==> flow/design.v <==
module music(
    input wire nrst,     
    input wire clk,      
    output reg [3:0]note,  
    output wire speak    
);
assign speak = (enable == 1'b1) ? 1:0;
reg enable;
reg [28:0]counter;
reg one_step;
always @(posedge clk)
begin
    if(counter==29'd12500000) begin
        counter <= 0; one_step <= 1'b1;
		  end
    else begin
        counter <= counter + 29'b1; one_step <= 1'b0;
		  end
end
reg [4:0]music_time;
always @(posedge clk or negedge nrst)
begin
    if(nrst==1'b0)
    begin
        music_time <= 0;
        note <= 0;
		  enable <= 0;
    end
    else
    begin
        if(one_step)
        begin
		  enable <= 1'b1;
            case(music_time)
                0: begin note <=4;  music_time <= music_time+1'b1; end
                1: begin note <=5;  music_time <= music_time+1'b1; end
                2: begin note <=2;  music_time <= music_time+1'b1; end
                3: begin note <=5;  music_time <= music_time+1'b1; end
                4: begin note <=5;  music_time <= music_time+1'b1; end
                5: begin note <=4;  music_time <= music_time+1'b1; end
                6: begin note <=2; music_time <= music_time+1'b1; end
                7: begin note <=4; music_time <= music_time+1'b1; end
                8: begin note <=9; music_time <= music_time+1'b1; end
                9: begin note <=4; music_time <= music_time+1'b1; end
                10:begin note <=5; music_time <= music_time+1'b1; end
                11:begin note <=7; music_time <= music_time+1'b1; end
                12:begin note <=4; music_time <= music_time+1'b1; end
                13:begin note <=7; music_time <= music_time+1'b1; end
                14:begin note <=7; music_time <= music_time+1'b1; end
                15:begin note <=5; music_time <= music_time+1'b1; end
					 16:begin note <=4; music_time <= music_time+1'b1; end
					 17:begin note <=2; music_time <= music_time+1'b1; end
            default:
                begin note <= 0; music_time <= music_time; enable <= 0; end
            endcase
        end
    end
end
endmodule
== Reports on music ==
The steps from the RTL of music to its reports follow in flow order.
Line numbers count from 1 in the design file above.
Operators carry their Yosys type and port widths (W data, S select, Z words).
Not given: -

* Design top: music
* Clock: clk
* Standard-cell library: sky130hd
* Corner: tt_025C_1v80

== Word-level counts ==
Yosys after proc, flatten, opt, wreduce and memory -nomap, before mapping. Enables and synchronous resets that opt folds into registers are not counted as muxes. Memory bits, and registers merged into a memory's read port (data or address), are not among the register bits. Print and check cells are not counted. Equal cells are merged and count once.

* Register bits: 40
* Output and inout port bits: 5

* $add $sub $neg: 2
* Equality and inequality tests: 18
* Muxes and demuxes: 4
* Reduce/logical cells: 7

{| class="wikitable"
|+ Operators by type and width
! kind !! number
|-
| $eq A5 B4 Y1 const B || 8
|-
| $add A29 B1 Y29 const B || 1
|-
| $eq A29 B24 Y1 const B || 1
|-
| $eq A5 B3 Y1 const B || 4
|-
| $pmux W4 S5 || 1
|-
| $reduce_or A18 Y1 || 1
|-
| $eq A5 B2 Y1 const B || 2
|-
| $eq A5 B5 Y1 const B || 2
|-
| $reduce_or A3 Y1 || 2
|-
| $reduce_or A6 Y1 || 1
|-
| $add A5 B1 Y5 const B || 1
|-
| $eq A5 B1 Y1 const B || 1
|-
| $logic_not A5 Y1 || 1
|-
| $reduce_or A5 Y1 || 1
|-
| $mux W1 || 3
|-
| $reduce_and A2 Y1 || 1
|}

== Depth ==
Yosys ltp: most cells in a row. Word level: on the elaborated netlist, between registers, memories and ports. Mapped: between sequential cells and ports; inverters and the memories' decode and read muxes count.

* Depth after elaboration: 3
* ABC_AREA: 0
* Mapped depth: 8

== Mapped cells and area ==
Yosys stat after the flow's synthesis: flattened, memories mapped to cells. It holds for the ABC_AREA given above (unset counts as 0); a run with the other value may have another netlist.
The area totals of this step are shown rounded.

* Mapped cells: 216
* Cell area after synthesis: 0.002 mm²
* Flip-flops: 40
* Buffer cells: 7

{| class="wikitable"
|+ Cells by type
! cell !! number !! area in all (µm²)
|-
| sky130_fd_sc_hd__dfxtp_1 || 30 || 600.576
|-
| sky130_fd_sc_hd__dfrtp_1 || 10 || 250.24
|-
| sky130_fd_sc_hd__xnor2_1 || 16 || 140.134
|-
| sky130_fd_sc_hd__ha_1 || 7 || 87.584
|-
| sky130_fd_sc_hd__xor2_1 || 10 || 87.584
|-
| sky130_fd_sc_hd__nand3_1 || 17 || 85.082
|-
| sky130_fd_sc_hd__nor2_1 || 21 || 78.826
|-
| sky130_fd_sc_hd__nand2_1 || 16 || 60.058
|-
| sky130_fd_sc_hd__nand4_1 || 9 || 56.304
|-
| sky130_fd_sc_hd__inv_1 || 14 || 52.55
|-
| sky130_fd_sc_hd__mux2i_1 || 4 || 40.038
|-
| sky130_fd_sc_hd__o21ai_0 || 8 || 40.038
|-
| sky130_fd_sc_hd__mux2_2 || 3 || 33.782
|-
| sky130_fd_sc_hd__a21oi_1 || 6 || 30.029
|-
| sky130_fd_sc_hd__nor3_1 || 6 || 30.029
|-
| sky130_fd_sc_hd__nor4b_1 || 3 || 26.275
|-
| sky130_fd_sc_hd__and3_1 || 4 || 25.024
|-
| sky130_fd_sc_hd__and3_2 || 3 || 22.522
|}

Other cell types: 21; their cells: 29.

== Timing after synthesis ==
Source: OpenSTA report_checks on the synthesized netlist (no wires, ideal clock, input and output delay 20% of the period each), path of least setup slack; recovery checks are left aside. Register names are those of the netlist, which keeps one name where synthesis merged equal registers.

* Path type: reg-to-reg
* Start point: register music_time[0]
* End point: register music_time[1]
* Period: 2.26 ns
* Setup time: 0.125 ns
* Launch time at the first pin: 0.000 ns
* Arrival time: 1.926 ns
* Slack: 0.209 ns
* Delay of the path: 2.051 ns
* Stages: 8
* Path buffers: 0
* Synthesis period reached: 2.051 ns

"delay of the path" is the arrival time less input delay plus setup time.
"stages" counts driving pins, that of a launching flip-flop among them; a cell with two outputs on the path counts twice.
"synthesis period reached" = period - worst setup slack (recovery checks aside). The figure is calculated, with input and output delays left at 20% of the set period.
Between the ends stands the longest chain of elaborated cells between them, by number of cells; it is not shown to be the way that was timed. Of several equally long chains one is given.
Each line given opens the expression or statement behind the cell; cells for indexed reads and writes are added by Yosys, which also makes memories of some case tables.
A register here has more assigning lines than the two given.

* Path through: sky130_fd_sc_hd__dfrtp_1 > sky130_fd_sc_hd__ha_1 > sky130_fd_sc_hd__and3_1 > sky130_fd_sc_hd__ha_1 > sky130_fd_sc_hd__a221oi_1 > sky130_fd_sc_hd__o21ai_0 > sky130_fd_sc_hd__nand2_1 > sky130_fd_sc_hd__mux2_2
* Cells in the longest elaborated chain: 3

{| class="wikitable"
|+ RTL lines, path post-synthesis
! item !! RTL line !! text
|-
| start: declaration || 20 || <nowiki>reg [4:0]music_time;</nowiki>
|-
| start: assignment || 25 || <nowiki>music_time <= 0;</nowiki>
|-
| start: assignment || 35 || <nowiki>0: begin note <=4;  music_time <= music_time+1'b1; end</nowiki>
|-
| $eq A5 B5 Y1 || 34 || <nowiki>case(music_time)</nowiki>
|-
| $reduce_or A18 Y1 || - ||
|-
| $reduce_and A2 Y1 || - ||
|-
| end: assignment || 35 ||
|-
| end: assignment || 36 || <nowiki>1: begin note <=5;  music_time <= music_time+1'b1; end</nowiki>
|-
| end: declaration || 20 ||
|}

== Path in the finished layout ==
Path of least setup slack in the final report of stored run 1 (OpenROAD, finished layout, wires in). Where an end is a register, its clock arrival counts in the times.

* Path type: reg-to-reg
* Start point: register music_time[0]
* End point: register music_time[1]
* Period: 2.65 ns
* Setup time: 0.11 ns
* Launch time at the first pin: 0.28 ns
* Arrival time: 2.43 ns
* Slack: 0.40 ns
* Stages: 8
* Path buffers: 0

Between the ends stands the longest chain of elaborated cells between them, by number of cells; it is not shown to be the way that was timed. Of several equally long chains one is given.
A register here has more assigning lines than the two given.

* Path through: sky130_fd_sc_hd__dfrtp_1 > sky130_fd_sc_hd__ha_1 > sky130_fd_sc_hd__and3_1 > sky130_fd_sc_hd__ha_1 > sky130_fd_sc_hd__a221oi_1 > sky130_fd_sc_hd__o21ai_0 > sky130_fd_sc_hd__nand2_1 > sky130_fd_sc_hd__mux2_2
* Cells in the longest elaborated chain: 3

{| class="wikitable"
|+ RTL lines, path after layout
! item !! RTL line !! text
|-
| start: declaration || 20 || <nowiki>reg [4:0]music_time;</nowiki>
|-
| start: assignment || 25 || <nowiki>music_time <= 0;</nowiki>
|-
| start: assignment || 35 || <nowiki>0: begin note <=4;  music_time <= music_time+1'b1; end</nowiki>
|-
| $eq A5 B5 Y1 || 34 || <nowiki>case(music_time)</nowiki>
|-
| $reduce_or A18 Y1 || - ||
|-
| $reduce_and A2 Y1 || - ||
|-
| end: assignment || 35 ||
|-
| end: assignment || 36 || <nowiki>1: begin note <=5;  music_time <= music_time+1'b1; end</nowiki>
|-
| end: declaration || 20 ||
|}

Flow measurements of music on sky130hd: 2 stored runs with different settings, listed in no order. Input and output delays are each 20% of the period that was set; the output load is 0.01 pF.
"achieved clock period": clock period set for the run, less the worst setup slack. It is reckoned from that one timing run; input and output delays stay at 20% of the period that was set.
"worst setup path time": the worst setup path's part of the clock period (all of it between registers, 20% less for each end at a port) less its slack. A launch clock that arrives late makes it longer, a capture clock that arrives late makes it shorter.
Measured values are rounded.

Stored run 1
==> flow/run.sh <==
#!/bin/bash
# the make line also repeats the synthesis and layout settings of config.mk as NAME=value (left out here)
make -C /OpenROAD-flow-scripts/flow DESIGN_CONFIG=/design/flow/config.mk WORK_HOME=/design/flow/orfs CLKGATE_MAP_FILE= finish
==> flow/config.mk <==
export PLATFORM = sky130hd
export DESIGN_NAME = music
export DESIGN_NICKNAME = music
export VERILOG_FILES = /design/flow/design.v
export SDC_FILE = /design/flow/constraint.sdc
export NUM_CORES = 4
export LEC_CHECK = 0
export CAP_MARGIN = 20
export CELL_PAD_IN_SITES_DETAIL_PLACEMENT = 0
export CELL_PAD_IN_SITES_GLOBAL_PLACEMENT = 2
export CORE_ASPECT_RATIO = 1.46
export CORE_MARGIN = 2
export CORE_UTILIZATION = 32
export PLACE_DENSITY_LB_ADDON = 0.0
export SETUP_SLACK_MARGIN = 0.11
export SLEW_MARGIN = 20
==> flow/constraint.sdc <==
create_clock -name core_clock -period 2.65 [get_ports {clk}]
set_input_delay 0.5300 -clock core_clock [delete_from_list [all_inputs] [get_ports {clk}]]
set_output_delay 0.5300 -clock core_clock [all_outputs]
set_load 0.01 [all_outputs]

==> results of stored run 1 <==
chip area after synthesis (Yosys): 0.002 mm²
die area: 0.0069 mm²
standard-cell area of the final layout: 0.0022 mm²
worst setup slack after layout: 0.40 ns
total negative slack: 0.000 ns
worst hold slack: 0.47 ns
achieved clock period: 2.254 ns
worst setup path time: 2.25 ns
worst setup path kind: reg-to-reg

Stored run 2
==> flow/run.sh <==
#!/bin/bash
# the make line also repeats the synthesis and layout settings of config.mk as NAME=value (left out here)
make -C /OpenROAD-flow-scripts/flow DESIGN_CONFIG=/design/flow/config.mk WORK_HOME=/design/flow/orfs CLKGATE_MAP_FILE= finish
==> flow/config.mk <==
export PLATFORM = sky130hd
export DESIGN_NAME = music
export DESIGN_NICKNAME = music
export VERILOG_FILES = /design/flow/design.v
export SDC_FILE = /design/flow/constraint.sdc
export NUM_CORES = 4
export LEC_CHECK = 0
export ABC_AREA = 0
export CAP_MARGIN = 0
export CELL_PAD_IN_SITES_DETAIL_PLACEMENT = 2
export CELL_PAD_IN_SITES_GLOBAL_PLACEMENT = 2
export CORE_ASPECT_RATIO = 0.84
export CORE_MARGIN = 2
export CORE_UTILIZATION = 45
export CTS_CLUSTER_SIZE = 49
export MAX_ROUTING_LAYER = met4
export PLACE_DENSITY_LB_ADDON = 0.07
export SETUP_SLACK_MARGIN = -0.14
export SLEW_MARGIN = 35
==> flow/constraint.sdc <==
create_clock -name core_clock -period 1.76 [get_ports {clk}]
set_input_delay 0.3520 -clock core_clock [delete_from_list [all_inputs] [get_ports {clk}]]
set_output_delay 0.3520 -clock core_clock [all_outputs]
set_load 0.01 [all_outputs]

==> results of stored run 2 <==
did not finish, placement stopped with DPL-0033
